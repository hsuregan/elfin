==> flow/design.v <==
module crc8(
  input wire rst_n,
  input wire clk,
  input wire shift,
  input wire clr,
  input wire in,
  output reg[7:0] crc
  );
  always @(posedge clk or negedge rst_n)
    if (!rst_n) crc <= 0;
    else if (clr) crc <= 0;
    else if (shift) crc <= {crc[6:2],crc[7]^crc[1],crc[7]^crc[0],crc[7]^in};
endmodule
module crc8_byte(
		input wire clk,
		input wire rst_n,
		input wire [7:0] in,
		input wire enable,
		input wire clr,
		output wire[7:0] out,
		output wire complete
	);
	reg[3:0] counter;  
	reg byte_processed;
	wire crc_enable;   
	assign crc_enable = counter < 8;
	assign complete = byte_processed;
	wire cur_bit;  
	assign cur_bit = in[7-counter];
	crc8 calculate(
				.rst_n(rst_n), 
				.clk(clk), 
				.shift(crc_enable),  
				.clr(clr), 
				.in(cur_bit), 
				.crc(out)  
			);
	always @(posedge clk or negedge rst_n)
	begin
		if (!rst_n) counter <= 8;
		else if (enable) counter <= 0;  
		else if (counter < 8) counter <= counter + 1;
	end
	always @(posedge clk or negedge rst_n)
	begin
		if (!rst_n) byte_processed <= 0;
		else if(counter == 7) byte_processed <= 1;
		else byte_processed <= 0;
	end
endmodule
### Tool chain data of crc8_byte

Tool output for the design above, in the order of the flow.
Line numbers count from 1 in the design file above.
Library cell names are shortened.
Not given: --

| set-up | value |
|---|---|
| top module | crc8_byte |
| clock port | clk |
| standard-cell library | sky130hd |
| timing corner | tt_025C_1v80 |

### Word-level counts

Source: Yosys, flattened and elaborated, memories not mapped. Widths are those after wreduce. Registers that Yosys merges into a memory's read port (data or address) are not register bits. Print and check cells do not count. Equal cells are merged and count once.

| word-level totals | value |
|---|---|
| bits of input ports | 12 |
| flip-flop bits (word level) | 13 |
| output and inout bits | 9 |
| cells after elaboration | 18 |

| cells by class | value |
|---|---|
| equality and inequality tests | 1 |
| shift operators | 1 |
| mux-type cells | 5 |
| bitwise gates (word level) | 3 |
| $lt $le $gt $ge | 1 |
| reduce/logical cells | 2 |
| $add $sub $neg | 2 |

Operators by type and width:

| cell | number |
|---|---|
| two-way mux 8 bit | 2 |
| variable part select 8 x 5 -> 1 bit | 1 |
| two-way mux 4 bit | 2 |
| subtractor 3 x 4 -> 5 bit with constant A | 1 |
| nonzero test 2 bit | 2 |
| adder 4 x 1 -> 4 bit with constant B | 1 |
| == test 4 x 3 -> 1 bit with constant B | 1 |
| < comparator 4 bit with constant B | 1 |
| bitwise XOR 1 bit | 3 |
| two-way mux 1 bit | 1 |

### Logic depth

Yosys ltp: most cells in a row. Word level: on the elaborated netlist, between registers, memories and ports. Mapped: between sequential cells and ports; inverters and the memories' decode and read muxes count.

| depth | value |
|---|---|
| depth after elaboration | 5 |
| ABC_AREA | 0 |
| gate-level depth with buffers | 4 |
| gate-level depth less buffers | 4 |

### Netlist

The flow's flattened synthesis, as Yosys stat reports it; memories are mapped. The netlist is that of the ABC_AREA named above (0 if unset); the other value can give another one.

| mapped netlist | value |
|---|---|
| buffers | 2 |
| cell count | 51 |
| area of sequential cells | 326.6 um^2 |
| flip-flops | 13 |
| mapped area | 609.3 um^2 |

Cell types:

| type | number | total area (um^2) |
|---|---|---|
| dfrtp_1 | 12 | 300.288 |
| mux2i_1 | 7 | 70.067 |
| mux4_1 | 2 | 52.55 |
| nor2_1 | 14 | 52.55 |
| dfstp_2 | 1 | 26.275 |
| xnor2_1 | 3 | 26.275 |
| ha_1 | 1 | 12.512 |
| nor2b_1 | 2 | 12.512 |
| a2111oi_1 | 1 | 10.01 |
| a21oi_1 | 2 | 10.01 |
| xor2_1 | 1 | 8.758 |
| buf_1 | 2 | 7.507 |
| nor3b_1 | 1 | 7.507 |
| a31oi_1 | 1 | 6.256 |
| and2_1 | 1 | 6.256 |

By module: a second synthesis without flattening, with its own total; a netlist apart from the flattened one above.

| unflattened totals | value |
|---|---|
| cells (unflattened synthesis) | 54 |
| area (unflattened synthesis) | 620.6 um^2 |

Rows give one instance, submodules left out.

By module:

| module | area (um^2) | instances | cells | seq. area (um^2) |
|---|---|---|---|---|
| crc8 | 340.3 | 1 | 29 | 200.2 |
| crc8_byte | 280.3 | 1 | 25 | 126.4 |

### Worst setup path after synthesis

OpenSTA on the mapped netlist: ideal clock, no wires. The path of least setup slack (recovery checks aside). Input and output delay are each 20% of the period. Register names are those of the netlist, which keeps one name where synthesis merged equal registers.

| timing post-synthesis | value |
|---|---|
| path kind | register -> register |
| start point | reg counter[1] |
| end point | reg calculate.crc[0] |
| buffers on the path | 0 |
| stages on the path | 5 |
| slack | 0.119 ns |
| launch time at the first pin | 0.000 ns |
| arrival time | 1.500 ns |
| period | 1.74 ns |
| path delay | 1.622 ns |
| library setup time | 0.122 ns |
| data required time | 1.618 ns |
| synthesis period reached | 1.621 ns |

"path delay" = arrival - input delay + setup time.
"stages on the path": output pins that drive a net of the path, with the launching flip-flop's if there is one; two outputs of one cell count as two.
"synthesis period reached" = period - worst setup slack (recovery checks aside). The figure is calculated, with input and output delays left at 20% of the set period.
Between the ends stands the longest chain of elaborated cells between them, by number of cells; it is not shown to be the way that was timed. Of several equally long chains one is given.
A line is the first line of the expression or statement that the cell stems from. Yosys adds cells for indexed reads and writes and turns some case tables into memories.
A register here has more assigning lines than the two given.

| on the way, post-synthesis | value |
|---|---|
| path through | dfrtp_1 mux4_1 mux2i_1 nor3b_1 a2111oi_1 |
| cells in the longest elaborated chain | 5 |
| elaborated cells between the ends (all ways) | 7 |
| classes of those cells | add/sub (1); compare (1); shift (1); mux (2); logic (1); reduce/logical (1) |

RTL lines, path post-synthesis:

| what | RTL line | RTL |
|---|---|---|
| start: declaration | 23 | `reg[3:0] counter;` |
| start: assignment | 40 | `if (!rst_n) counter <= 8;` |
| start: assignment | 42 | `else if (counter < 8) counter <= counter + 1;` |
| subtractor 3 x 4 -> 5 bit | 29 | `assign cur_bit = in[7-counter];` |
| variable part select 8 x 5 -> 1 bit | 29 |  |
| bitwise XOR 1 bit | 12 | `else if (shift) crc <= {crc[6:2],crc[7]^crc[1],crc[7]^crc[0],crc[7]^in};` |
| two-way mux 8 bit | 12 |  |
| two-way mux 8 bit | 11 | `else if (clr) crc <= 0;` |
| end: assignment | 11 |  |
| end: assignment | 12 |  |
| end: declaration | 7 | `output reg[7:0] crc` |

### Worst path after layout

Path of least setup slack in the final report of job 1 (OpenROAD, finished layout, wires in). Where an end is a register, its clock arrival counts in the times.

| timing after layout | value |
|---|---|
| path kind | register -> register |
| start point | reg counter[1] |
| end point | reg calculate.crc[0] |
| data required time | 1.83 ns |
| library setup time | 0.12 ns |
| arrival time | 1.77 ns |
| period | 1.69 ns |
| slack | 0.06 ns |
| launch time at the first pin | 0.26 ns |
| stages on the path | 7 |
| buffers on the path | 3 |

Between the ends stands the longest chain of elaborated cells between them, by number of cells; it is not shown to be the way that was timed. Of several equally long chains one is given.
A register here has more assigning lines than the two given.

| on the way, after layout | value |
|---|---|
| path through | dfrtp_1 mux4_2 mux2i_1 buf_4 buf_4 buf_4 a2111oi_4 |
| cells in the longest elaborated chain | 5 |
| elaborated cells between the ends (all ways) | 7 |
| classes of those cells | add/sub (1); compare (1); shift (1); mux (2); logic (1); reduce/logical (1) |

RTL lines, path after layout:

| what | RTL line | RTL |
|---|---|---|
| start: declaration | 23 | `reg[3:0] counter;` |
| start: assignment | 40 | `if (!rst_n) counter <= 8;` |
| start: assignment | 42 | `else if (counter < 8) counter <= counter + 1;` |
| subtractor 3 x 4 -> 5 bit | 29 | `assign cur_bit = in[7-counter];` |
| variable part select 8 x 5 -> 1 bit | 29 |  |
| bitwise XOR 1 bit | 12 | `else if (shift) crc <= {crc[6:2],crc[7]^crc[1],crc[7]^crc[0],crc[7]^in};` |
| two-way mux 8 bit | 12 |  |
| two-way mux 8 bit | 11 | `else if (clr) crc <= 0;` |
| end: assignment | 11 |  |
| end: assignment | 12 |  |
| end: declaration | 7 | `output reg[7:0] crc` |

Design crc8_byte on sky130hd. What follows are 2 stored runs of the flow, each under its own settings; their order means nothing. The constraints put input and output delay at 20% of the set period each and load the outputs with 0.01 pF.
By "achieved period" is meant the clock period of the run minus its worst setup slack. This is arithmetic on one report: input and output delays are still those of the set period (20% each).
"allowed time less slack (worst setup path)" = time allowed to the worst setup path (clock period - input delay - output delay, where it has them) - its slack; a late launch clock adds to it, a late capture clock takes from it.
By "overall power" is meant OpenSTA's value without simulated activity: inputs other than the clock are taken to toggle once in ten clock periods, and the tool carries that through the logic.

## Job 1

==> flow/run.sh <==
#!/bin/bash
# the make line also repeats the synthesis and layout settings of config.mk as NAME=value (left out here)
make -C /OpenROAD-flow-scripts/flow DESIGN_CONFIG=/design/flow/config.mk WORK_HOME=/design/flow/orfs CLKGATE_MAP_FILE= finish
==> flow/config.mk <==
export PLATFORM = sky130hd
export DESIGN_NAME = crc8_byte
export DESIGN_NICKNAME = crc8_byte
export VERILOG_FILES = /design/flow/design.v
export SDC_FILE = /design/flow/constraint.sdc
export NUM_CORES = 4
export LEC_CHECK = 0
export CAP_MARGIN = 20
export CELL_PAD_IN_SITES_GLOBAL_PLACEMENT = 0
export CORE_ASPECT_RATIO = 1.32
export CORE_MARGIN = 2
export CORE_UTILIZATION = 28
export CTS_CLUSTER_DIAMETER = 26
export GPL_TIMING_DRIVEN = 1
export MAX_ROUTING_LAYER = met5
export MIN_ROUTING_LAYER = met1
export SLEW_MARGIN = 20
==> flow/constraint.sdc <==
create_clock -name core_clock -period 1.69 [get_ports {clk}]
set_input_delay 0.3380 -clock core_clock [delete_from_list [all_inputs] [get_ports {clk}]]
set_output_delay 0.3380 -clock core_clock [all_outputs]
set_load 0.01 [all_outputs]

| result of job 1 | value |
|---|---|
| standard-cell area after layout | 903.4 um^2 |
| allowed time less slack (worst setup path) | 1.63 ns |
| worst path kind | register -> register |
| worst setup slack after layout | 0.057 ns |
| utilization after layout | 0.437 |
| overall power | 0.6682 mW |
| total negative slack | 0.000 ns |
| achieved period | 1.633 ns |
| synthesis area | 609.3 um^2 |
| area inside the die boundary | 2569.0 um^2 |

## Job 2

==> flow/run.sh <==
#!/bin/bash
# the make line also repeats the synthesis and layout settings of config.mk as NAME=value (left out here)
make -C /OpenROAD-flow-scripts/flow DESIGN_CONFIG=/design/flow/config.mk WORK_HOME=/design/flow/orfs CLKGATE_MAP_FILE= finish
==> flow/config.mk <==
export PLATFORM = sky130hd
export DESIGN_NAME = crc8_byte
export DESIGN_NICKNAME = crc8_byte
export VERILOG_FILES = /design/flow/design.v
export SDC_FILE = /design/flow/constraint.sdc
export NUM_CORES = 4
export LEC_CHECK = 0
export CAP_MARGIN = 20
export CORE_MARGIN = 2
export CORE_UTILIZATION = 28
export SLEW_MARGIN = 20
==> flow/constraint.sdc <==
create_clock -name core_clock -period 1.86 [get_ports {clk}]
set_input_delay 0.3720 -clock core_clock [delete_from_list [all_inputs] [get_ports {clk}]]
set_output_delay 0.3720 -clock core_clock [all_outputs]
set_load 0.01 [all_outputs]

| result of job 2 | value |
|---|---|
| allowed time less slack (worst setup path) | 1.33 ns |
| worst path kind | input -> register |
| area inside the die boundary | 2565.4 um^2 |
| standard-cell area after layout | 867.1 um^2 |
| utilization after layout | 0.433 |
| achieved period | 1.706 ns |
| overall power | 0.5770 mW |
| worst setup slack after layout | 0.154 ns |
| synthesis area | 609.3 um^2 |
| total negative slack | 0.000 ns |
