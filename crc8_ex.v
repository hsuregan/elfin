==> flow/design.v <==
module parallel_crc_ccitt (
clk     ,
reset   ,
enable  ,
init    , 
data_in , 
crc_out
);
input clk     ;
input reset   ;
input enable  ;
input init    ;
input [7:0] data_in ;
output [15:0] crc_out;
reg [15:0]   crc_reg;
wire [15:0]  next_crc;
assign crc_out = crc_reg;
always @ (posedge clk)
if (reset) begin
  crc_reg <= 16'hFFFF;
end else if (enable) begin
  if (init) begin
     crc_reg <= 16'hFFFF;
  end else begin
     crc_reg <= next_crc;
  end
end
assign next_crc[0] = data_in[7] ^ data_in[0] ^ crc_reg[4] ^ crc_reg[11];
assign next_crc[1] = data_in[1] ^ crc_reg[5];
assign next_crc[2] = data_in[2] ^ crc_reg[6];
assign next_crc[3] = data_in[3] ^ crc_reg[7];
assign next_crc[4] = data_in[4] ^ crc_reg[8];
assign next_crc[5] = data_in[7] ^ data_in[5] ^ data_in[0] ^ crc_reg[4] ^ crc_reg[9] ^ crc_reg[11];
assign next_crc[6] = data_in[6] ^ data_in[1] ^ crc_reg[5] ^ crc_reg[10];
assign next_crc[7] = data_in[7] ^ data_in[2] ^ crc_reg[6] ^ crc_reg[11];
assign next_crc[8] = data_in[3] ^ crc_reg[0] ^ crc_reg[7];
assign next_crc[9] = data_in[4] ^ crc_reg[1] ^ crc_reg[8];
assign next_crc[10] = data_in[5] ^ crc_reg[2] ^ crc_reg[9];
assign next_crc[11] = data_in[6] ^ crc_reg[3] ^ crc_reg[10];
endmodule
Tool chain data of parallel_crc_ccitt
What the tools print for parallel_crc_ccitt, step after step.
Lines are those of the file above, counted from 1.
Operators carry their Yosys type and port widths (W data, S select, Z words).
The mark n/a stands for no value.
Set-up
  design top: parallel_crc_ccitt
  clock: clk
  cell library: sky130hd
  corner: tt_025C_1v80

After elaboration
Source: Yosys, flattened and elaborated, memories not mapped. Widths are those after wreduce; folded enables and synchronous resets count as part of the registers. Registers that Yosys merges into a memory's read port (data or address) are not register bits. Print and check cells do not count. Equal cells are merged and count once.
Bit counts
  register bits: 16
Operators by class
  muxes and demuxes: 1
  bitwise gates (word level): 26
Operators by type and width (number)
  $xor A1 B1 Y1: 26
  $mux W16: 1

Longest topological paths
Longest topological path by Yosys (ltp), each cell counted once; first at word level (registers and memories cut), then after technology mapping (sequential cells cut; the memories' decode and read muxes count).
Depth
  depth after elaboration: 6
  ABC_AREA: 0
  mapped depth: 5

Synthesis result
Yosys stat after the flow's synthesis: flattened, memories mapped to cells. It holds for the ABC_AREA given above (unset counts as 0); a run with the other value may have another netlist.
The area totals of this step are shown rounded.
Cells by type
  sky130_fd_sc_hd__dfxtp_1: number 13, total area 260.25 µm²
  sky130_fd_sc_hd__mux2i_1: number 9, total area 90.086 µm²
  sky130_fd_sc_hd__xnor2_1: number 10, total area 87.584 µm²
  sky130_fd_sc_hd__nand2_1: number 13, total area 48.797 µm²
  sky130_fd_sc_hd__xnor2_2: number 2, total area 32.531 µm²
  sky130_fd_sc_hd__xor2_1: number 3, total area 26.275 µm²
  sky130_fd_sc_hd__buf_4: number 3, total area 22.522 µm²
  sky130_fd_sc_hd__buf_2: number 3, total area 15.014 µm²
  sky130_fd_sc_hd__o21ai_1: number 3, total area 15.014 µm²
  sky130_fd_sc_hd__and4b_1: number 1, total area 10.01 µm²
  sky130_fd_sc_hd__nor3_2: number 1, total area 10.01 µm²
  sky130_fd_sc_hd__a21oi_1: number 1, total area 5.005 µm²
  sky130_fd_sc_hd__nand3_1: number 1, total area 5.005 µm²
  sky130_fd_sc_hd__nor3_1: number 1, total area 5.005 µm²
  sky130_fd_sc_hd__inv_1: number 1, total area 3.754 µm²
  sky130_fd_sc_hd__nor2_1: number 1, total area 3.754 µm²
Mapped netlist
  mapped cells: 66
  flip-flops: 13
  mapped area: 640.6 µm²
  area of sequential cells: 260.2 µm²

Path before layout
Path of least setup slack by OpenSTA after synthesis, without wires, with an ideal clock, recovery checks aside; 20% of the period is set as input and as output delay. Where synthesis merged equal registers, the netlist keeps one of their names.
Timing post-synthesis
  path type: reg2reg
  from: reg crc_reg[11]
  to: reg crc_reg[5]
  setup time: 119 ps
  data required time: 1191 ps
  path delay: 1119 ps
  setup slack: 191 ps
  clock period: 1310 ps
  buffers on the path: 0
  stages on the path: 5
  arrival: 1000 ps
  period reached after synthesis: 1119 ps
"path delay" = arrival - input delay + setup time.
"stages on the path": output pins that drive a net of the path, with the launching flip-flop's if there is one; two outputs of one cell count as two.
"period reached after synthesis" = period - worst setup slack (recovery checks aside). The figure is calculated, with input and output delays left at 20% of the set period.
Between the ends stands the longest chain of elaborated cells between them, by number of cells; it is not shown to be the way that was timed. Of several equally long chains one is given.
A line is the first line of the expression or statement that the cell stems from. Yosys adds cells for indexed reads and writes and turns some case tables into memories.
At most two assigning lines are given for a register; there are more.
Between the ends, post-synthesis
  cells stage by stage: sky130_fd_sc_hd__dfxtp_1 > sky130_fd_sc_hd__xnor2_2 > sky130_fd_sc_hd__xnor2_1 > sky130_fd_sc_hd__and4b_1 > sky130_fd_sc_hd__nor3_2
  cells in the longest elaborated chain: 2
  elaborated cells on any way between the ends: 2
  source lines of those cells: 2
  classes of those cells: mux (1); logic (1)
Ends and longest elaborated chain, post-synthesis
  start: declaration: line 15  | reg [15:0]   crc_reg;
  start: assignment: line 20  | crc_reg <= 16'hFFFF;
  start: assignment: line 25  | crc_reg <= next_crc;
  $xor A1 B1 Y1: line 33  | assign next_crc[5] = data_in[7] ^ data_in[5] ^ data_in[0] ^ crc_reg[4] ^ crc_reg[9] ^ crc_reg[11];
  $mux W16: line 22  | if (init) begin
  end: assignment: line 23  | crc_reg <= 16'hFFFF;
  end: assignment: line 25
  end: declaration: line 15

Path in the finished layout
From the final timing report of run 1: the path of least setup slack in the routed layout; clock arrival at registers is part of the times.
The path's times are printed in steps of 10 ps; the period is the one set.
Timing post-layout
  path type: in2reg
  from: in data_in[0]
  to: reg crc_reg[5]
  clock period: 1750 ps
  buffers on the path: 1
  data required time: 1910 ps
  setup time: 110 ps
  stages on the path: 5
  setup slack: 430 ps
  arrival: 1480 ps
Between the ends stands the longest chain of elaborated cells between them, by number of cells; it is not shown to be the way that was timed. Of several equally long chains one is given.
At most two assigning lines are given for a register; there are more.
Between the ends, post-layout
  cells stage by stage: sky130_fd_sc_hd__clkdlybuf4s50_1 > sky130_fd_sc_hd__xor2_2 > sky130_fd_sc_hd__xnor2_2 > sky130_fd_sc_hd__and4b_1 > sky130_fd_sc_hd__nor3_2
  cells in the longest elaborated chain: 5
  elaborated cells on any way between the ends: 5
  source lines of those cells: 2
  classes of those cells: mux (1); logic (4)
Ends and longest elaborated chain, post-layout
  start: declaration: line 13  | input [7:0] data_in ;
  $xor A1 B1 Y1 (4 in a row): line 33  | assign next_crc[5] = data_in[7] ^ data_in[5] ^ data_in[0] ^ crc_reg[4] ^ crc_reg[9] ^ crc_reg[11];
  $mux W16: line 22  | if (init) begin
  end: assignment: line 23  | crc_reg <= 16'hFFFF;
  end: assignment: line 25  | crc_reg <= next_crc;
  end: declaration: line 15  | reg [15:0]   crc_reg;

==> runs of parallel_crc_ccitt <==
2 stored runs of parallel_crc_ccitt in the flow (synthesis by Yosys, layout by OpenROAD, sky130hd cells), in arbitrary order. Constraints: input delay and output delay 20% of the set period each, output load 0.01 pF.
By "time on the worst setup path" is meant the share of the clock period that the worst setup path is allowed (20% is reserved at inputs, 20% at outputs), minus its slack. Clock arrival times at its registers enter into it.
"power": no workload was simulated; the value follows from the tool's default switching activity.
"time on the worst setup path" is known to 10 ps.
Values from the reports are rounded here.

==> run 1: settings <==
{ "period_ns": 1.75, "CORE_UTILIZATION": 26, "SETUP_SLACK_MARGIN": 0.37, "PLACE_DENSITY_LB_ADDON": 0.21, "CELL_PAD_IN_SITES_DETAIL_PLACEMENT": 1, "GPL_TIMING_DRIVEN": 1, "SLEW_MARGIN": 25, "CAP_MARGIN": 20, "CORE_MARGIN": 2 }
==> run 1: results <==
die outline area: 2877 µm²
setup slack of the critical path: 429 ps
power: 0.7736 mW
time on the worst setup path: 970 ps
worst setup path kind: in2reg
post-synthesis cell area: 640.6 µm²
standard-cell area of the final layout: 963.4 µm²
final utilization: 42.3%

==> run 2: settings <==
{ "period_ns": 1.28, "CORE_UTILIZATION": 17, "CAP_MARGIN": 20, "CORE_MARGIN": 2, "SLEW_MARGIN": 20 }
==> run 2: results <==
die outline area: 4275 µm²
setup slack of the critical path: 80 ps
power: 1.193 mW
time on the worst setup path: 940 ps
worst setup path kind: reg2out
post-synthesis cell area: 640.6 µm²
standard-cell area of the final layout: 1046 µm²
final utilization: 28.8%
